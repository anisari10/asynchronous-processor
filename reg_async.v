==> flow/design.v <==
module reg_async(in_address_1,in_address_2,in_address_3,in_address_4, 
		out_data_1,out_data_2,out_data_3,out_data_4, 
		write_address_1,write_data_1,write_enable_1,
		write_address_2, write_data_2, write_enable_2,
  		write_address_3, write_data_3, write_enable_3,
		pc, pc_update, pc_write, write_enable_4, write_data_4,
  		read_enable_1, read_enable_2, read_enable_3, read_enable_4, 
  		write_address_4, cspr, cspr_write, cspr_update, req, ack, clk);
parameter N = 32;			  
reg [N-1:0] R [15:0];	 
input [3:0]in_address_1;
input [3:0]in_address_2;
input [3:0]in_address_3;
input [3:0]in_address_4;
output reg [N-1:0]out_data_1;
output reg [N-1:0]out_data_2;
output reg [N-1:0]out_data_3;
output reg [N-1:0]out_data_4;
output reg req;
output reg ack;
input [3:0]write_address_1;
input[N-1:0] write_data_1;
input [3:0]write_address_2;
input[N-1:0] write_data_2;
input [3:0]write_address_3;
input[N-1:0] write_data_3;
input [3:0]write_address_4;
input[N-1:0] write_data_4;
input clk;
input write_enable_1;
input write_enable_2;
input write_enable_3;
input write_enable_4;
input read_enable_1;
input read_enable_2;
input read_enable_3;
input read_enable_4;
output reg [N-1:0]pc;
input pc_write;
input[N-1:0] pc_update;
output reg [N-1:0]cspr;
input wire cspr_write;
input[N-1:0] cspr_update;
initial begin
	cspr = 0;
	R[0] = 32'b0;
	R[1] = 32'b0;
	R[2] = 32'b0;
	R[3] = 32'b0;
	R[4] = 32'b0;
	R[5] = 32'b0;
	R[6] = 32'b0;
	R[7] = 32'b0;
	R[8] = 32'b0;
	R[9] = 32'b0;
	R[10] = 32'b0;
	R[11] = 32'b0;
	R[12] = 32'b0;
	R[13] = 32'b0;
	R[14] = 32'b0;
	R[15] = 32'b0;	
   pc = 0;
	req = 0;
	ack = 1;  
end
always@(*)
begin
	if(write_enable_1 == 1)
	begin
	#1 req = 1;
	ack = 0;
	end
end
always@(*)
begin
	if(write_enable_2 == 1)
	begin
	#1 req = 1;
	ack = 0;
	end
end
always@(*)
begin
	if(write_enable_3 == 1)
	begin
	#1 req = 1;
	ack = 0;
	end
end
always@(*)
begin
	if(read_enable_1 == 1)
	begin
	#1 req = 1;
	ack = 0;
	end
end
always@(*)
begin
	if(read_enable_2 == 1)
	begin
	#1 req = 1;
	ack = 0;
	end
end
always@(*)
begin
	if(read_enable_3 == 1)
	begin
	#1 req = 1; 
	ack = 0;
	end
end
always@(posedge clk) begin
   	if (read_enable_1==1)
	begin
	#11
	out_data_1=R[in_address_1];
	#1 
	ack = 1;
	req = 0;
	end	
  	 else if (read_enable_2==1)
	begin
	#11
	out_data_2=R[in_address_2];
	#1 
	ack = 1;
	req = 0; 
	end
  	else if (read_enable_3==1)
	begin
	#11
	out_data_3=R[in_address_3];
	#1 
	ack = 1;
	req = 0;
	end
   	else if (write_enable_1==1)
	begin
	#11
	R[write_address_1]=write_data_1;
	#1 
	ack = 1;
	req = 0;
	end
	else if (write_enable_2==1) 
	begin
	#11
	R[write_address_2]=write_data_2;
	#1
	ack = 1;
	req = 0;
	end
   	else if (write_enable_3==1) 
	begin
	#11
	R[write_address_3]=write_data_3;
	#1
	ack = 1;
	req = 0;
	end
end
endmodule
### Reports on reg_async

The steps from the RTL of reg_async to its reports follow in flow order.
Lines are those of the file above, counted from 1.
Operators carry their Yosys type and port widths (W data, S select, Z words).
Not given: -

| set-up | value |
|---|---|
| top module | reg_async |
| clock | clk |
| cell library | sky130hd |
| library corner | tt_025C_1v80 |

### Elaborated design

Yosys after proc, flatten, opt, wreduce and memory -nomap, before mapping. Enables and synchronous resets that opt folds into registers are not counted as muxes. Memory bits, and registers merged into a memory's read port (data or address), are not among the register bits. Print and check cells are not counted. Equal cells are merged and count once.
Yosys's memory passes give these memory sizes; they may raise the number of words (mostly to a power of two), join words into wider ones and drop unused or constant bits.

| storage and ports | value |
|---|---|
| bits in registers | 0 |
| memory bits (writable) | 512 |
| clocked read ports x word width | 96 |
| memories kept | 1 |
| output and inout port bits | 194 |
| elaborated cells | 58 |

| operators by class | value |
|---|---|
| mux-type cells | 51 |
| bitwise operators | 2 |
| reductions and logical operators | 4 |

Memory list:

| memory | words | width | rd ports | wr ports | RTL line | source |
|---|---|---|---|---|---|---|
| R | 16 | 32 | 3 | 1 | 10 | `reg [N-1:0] R [15:0];` |

Operators with widths:

| operator | number |
|---|---|
| $mux W32 | 17 |
| $mux W4 | 17 |
| $reduce_or A32 Y1 | 2 |
| $mux W1 | 17 |
| $reduce_and A3 Y1 | 1 |
| $not A1 Y1 | 2 |
| $reduce_and A2 Y1 | 1 |

### Logic depth

Yosys ltp: most cells in a row. Word level: on the elaborated netlist, between registers, memories and ports. Mapped: between sequential cells and ports; inverters and the memories' decode and read muxes count.

| depth | value |
|---|---|
| depth in word-level cells | 8 |
| ABC_AREA | 0 |
| mapped depth | 7 |
| depth with buffers taken out | 4 |

### Netlist

Yosys stat after the flow's synthesis: flattened, memories mapped to cells. It holds for the ABC_AREA given above (unset counts as 0); a run with the other value may have another netlist.
Totals and module areas in this step are rounded.

Cell types:

| cell | number |
|---|---|
| sky130_fd_sc_hd__edfxtp_1 | 608 |
| sky130_fd_sc_hd__mux4_2 | 480 |
| sky130_fd_sc_hd__buf_4 | 110 |
| sky130_fd_sc_hd__mux2i_1 | 32 |
| sky130_fd_sc_hd__buf_2 | 40 |
| sky130_fd_sc_hd__a21oi_1 | 32 |
| sky130_fd_sc_hd__clkbuf_1 | 38 |
| sky130_fd_sc_hd__nor2_1 | 32 |
| sky130_fd_sc_hd__nor4_1 | 16 |
| sky130_fd_sc_hd__buf_1 | 21 |
| sky130_fd_sc_hd__buf_6 | 5 |
| sky130_fd_sc_hd__or3_4 | 3 |
| sky130_fd_sc_hd__o21a_4 | 2 |
| sky130_fd_sc_hd__o21ai_2 | 3 |
| sky130_fd_sc_hd__a211oi_1 | 3 |
| sky130_fd_sc_hd__a21boi_0 | 3 |
| sky130_fd_sc_hd__nand2_1 | 6 |
| sky130_fd_sc_hd__o211ai_1 | 2 |

Not listed: further types 13, cells in them 17.

| mapped netlist | value |
|---|---|
| standard cells after synthesis | 1,453 |
| chip area (Yosys) | 0.031 mm^2 |
| flip-flop cells | 608 |
| buffer cells | 215 |

### Path before layout

Path of least setup slack by OpenSTA after synthesis, without wires, with an ideal clock, recovery checks aside; 20% of the period is set as input and as output delay. Where synthesis merged equal registers, the netlist keeps one of their names.

| path post-synthesis | value |
|---|---|
| path type | input to register |
| start | in write_enable_1 |
| end | mem R[2][0] |
| period | 8.77 ns |
| external input delay | 1.754 ns |
| library setup time | 0.502 ns |
| time at the first pin | 1.754 ns |
| arrival | 5.997 ns |
| required time | 8.268 ns |
| setup slack | 2.271 ns |
| path delay | 4.745 ns |
| driving pins on the path | 5 |
| synthesis period reached | 6.499 ns |

"path delay" is the arrival time less input delay plus setup time.
"driving pins on the path": output pins that drive a net of the path, with the launching flip-flop's if there is one; two outputs of one cell count as two.
"synthesis period reached" = period - worst setup slack (recovery checks aside). The figure is calculated, with input and output delays left at 20% of the set period.
Between the ends stands the longest chain of elaborated cells between them, by number of cells; it is not shown to be the way that was timed. Of several equally long chains one is given.
A line is the first line of the expression or statement that the cell stems from. Yosys adds cells for indexed reads and writes and turns some case tables into memories.
Only ways into the end's enable, where the timed path ends, are counted here.

| between the ends, post-synthesis | value |
|---|---|
| path through | sky130_fd_sc_hd__buf_4 > sky130_fd_sc_hd__or3b_4 > sky130_fd_sc_hd__or3_4 > sky130_fd_sc_hd__o21a_4 > sky130_fd_sc_hd__nor4_1 |
| length of the longest elaborated chain | 7 |
| elaborated cells between the ends (all ways) | 30 |
| those cells by class | mux (28); reduce/logical (2) |

RTL lines, path post-synthesis:

| item | RTL line | source |
|---|---|---|
| from (decl) | 30 | `input write_enable_1;` |
| $mux W1 | 139 | `else if (write_enable_1==1)` |
| $mux W1 | 131 | `else if (read_enable_3==1)` |
| $mux W1 | 123 | `else if (read_enable_2==1)` |
| $mux W1 | 115 | `if (read_enable_1==1)` |
| $reduce_or A32 Y1 | - |  |
| $mux W4 x2 | - |  |
| to (decl) | 10 | `reg [N-1:0] R [15:0];` |

### Worst path after layout

From the final timing report of stored run 1: the path of least setup slack in the routed layout; clock arrival at registers is part of the times.

| path post-layout | value |
|---|---|
| path type | input to register |
| start | in read_enable_2 |
| end | mem R[10][20] |
| period | 4.34 ns |
| external input delay | 0.87 ns |
| library setup time | 0.30 ns |
| time at the first pin | 0.87 ns |
| arrival | 4.14 ns |
| required time | 4.65 ns |
| setup slack | 0.52 ns |
| driving pins on the path | 10 |

Between the ends stands the longest chain of elaborated cells between them, by number of cells; it is not shown to be the way that was timed. Of several equally long chains one is given.
Only ways into the end's enable, where the timed path ends, are counted here.

| between the ends, post-layout | value |
|---|---|
| path through | sky130_fd_sc_hd__clkdlybuf4s50_1 > sky130_fd_sc_hd__or3_1 > sky130_fd_sc_hd__buf_2 > sky130_fd_sc_hd__a211oi_1 > sky130_fd_sc_hd__o21ai_2 > sky130_fd_sc_hd__nor4_2 > sky130_fd_sc_hd__buf_2 > sky130_fd_sc_hd__buf_4 > sky130_fd_sc_hd__buf_4 > sky130_fd_sc_hd__buf_2 |
| length of the longest elaborated chain | 5 |
| elaborated cells between the ends (all ways) | 18 |
| those cells by class | mux (16); reduce/logical (2) |

RTL lines, path post-layout:

| item | RTL line | source |
|---|---|---|
| from (decl) | 35 | `input read_enable_2;` |
| $mux W1 | 123 | `else if (read_enable_2==1)` |
| $mux W1 | 115 | `if (read_enable_1==1)` |
| $reduce_or A32 Y1 | - |  |
| $mux W4 x2 | - |  |
| to (decl) | 10 | `reg [N-1:0] R [15:0];` |

Appendix: measured runs

Module reg_async, platform sky130hd: 2 stored runs of the flow (Yosys, OpenROAD) with differing settings, in no particular order. Input and output delays are each 20% of the period that was set; the output load is 0.01 pF.
"period achieved" is the run's clock period less its worst setup slack. It is reckoned from that one timing run; input and output delays stay at 20% of the period that was set.
"allowed time less slack (worst setup path)" is the time allowed to the run's worst setup path (the clock period less input and output delay, where it has them) less its slack. Clock arrival times count: a late capture clock shortens it, a late launch clock lengthens it.
"total design power": no workload was simulated; the value follows from the tool's default switching activity.
Measured values are rounded.
Among the settings, - means not set for that run.
Among the results, - means that no value is shown for the run.

| run | period_ns | CORE_UTILIZATION | SETUP_SLACK_MARGIN | CORE_MARGIN | TNS_END_PERCENT | GPL_TIMING_DRIVEN | GPL_ROUTABILITY_DRIVEN | CAP_MARGIN | MAX_ROUTING_LAYER | SLEW_MARGIN | PLACE_DENSITY_LB_ADDON | HOLD_SLACK_MARGIN | CORE_ASPECT_RATIO | CELL_PAD_IN_SITES_DETAIL_PLACEMENT | CTS_CLUSTER_SIZE | MIN_ROUTING_LAYER | period achieved (ns) | worst hold slack in the final report (ns) | worst setup slack after layout (ns) | utilization after routing | allowed time less slack (worst setup path) (ns) | worst setup path kind | standard-cell area after routing (mm^2) | netlist area reported by Yosys (mm^2) | total design power (mW) | total negative slack (ns) | overall die area (mm^2) |
|---|---|---|---|---|---|---|---|---|---|---|---|---|---|---|---|---|---|---|---|---|---|---|---|---|---|---|---|
| stored run 1 | 4.34 | 20 | -0.21 | 5 | 15 | 0 | 1 | 15 | met4 | 20 | - | - | - | - | - | - | 3.823 | 0.62 | 0.52 | 0.26 | 2.95 | input to register | 0.04 | 0.031 | 14 | 0.000 | 0.16 |
| stored run 2 | 6.85 | 66 | 1.04 | 6 | 15 | - | 1 | 20 | - | 20 | 0.18 | 0.06 | 0.52 | 2 | 96 | met2 | - | - | - | - | - | - | - | - | - | - | - |

Stored run 2: no results, placement failed with DPL-0033
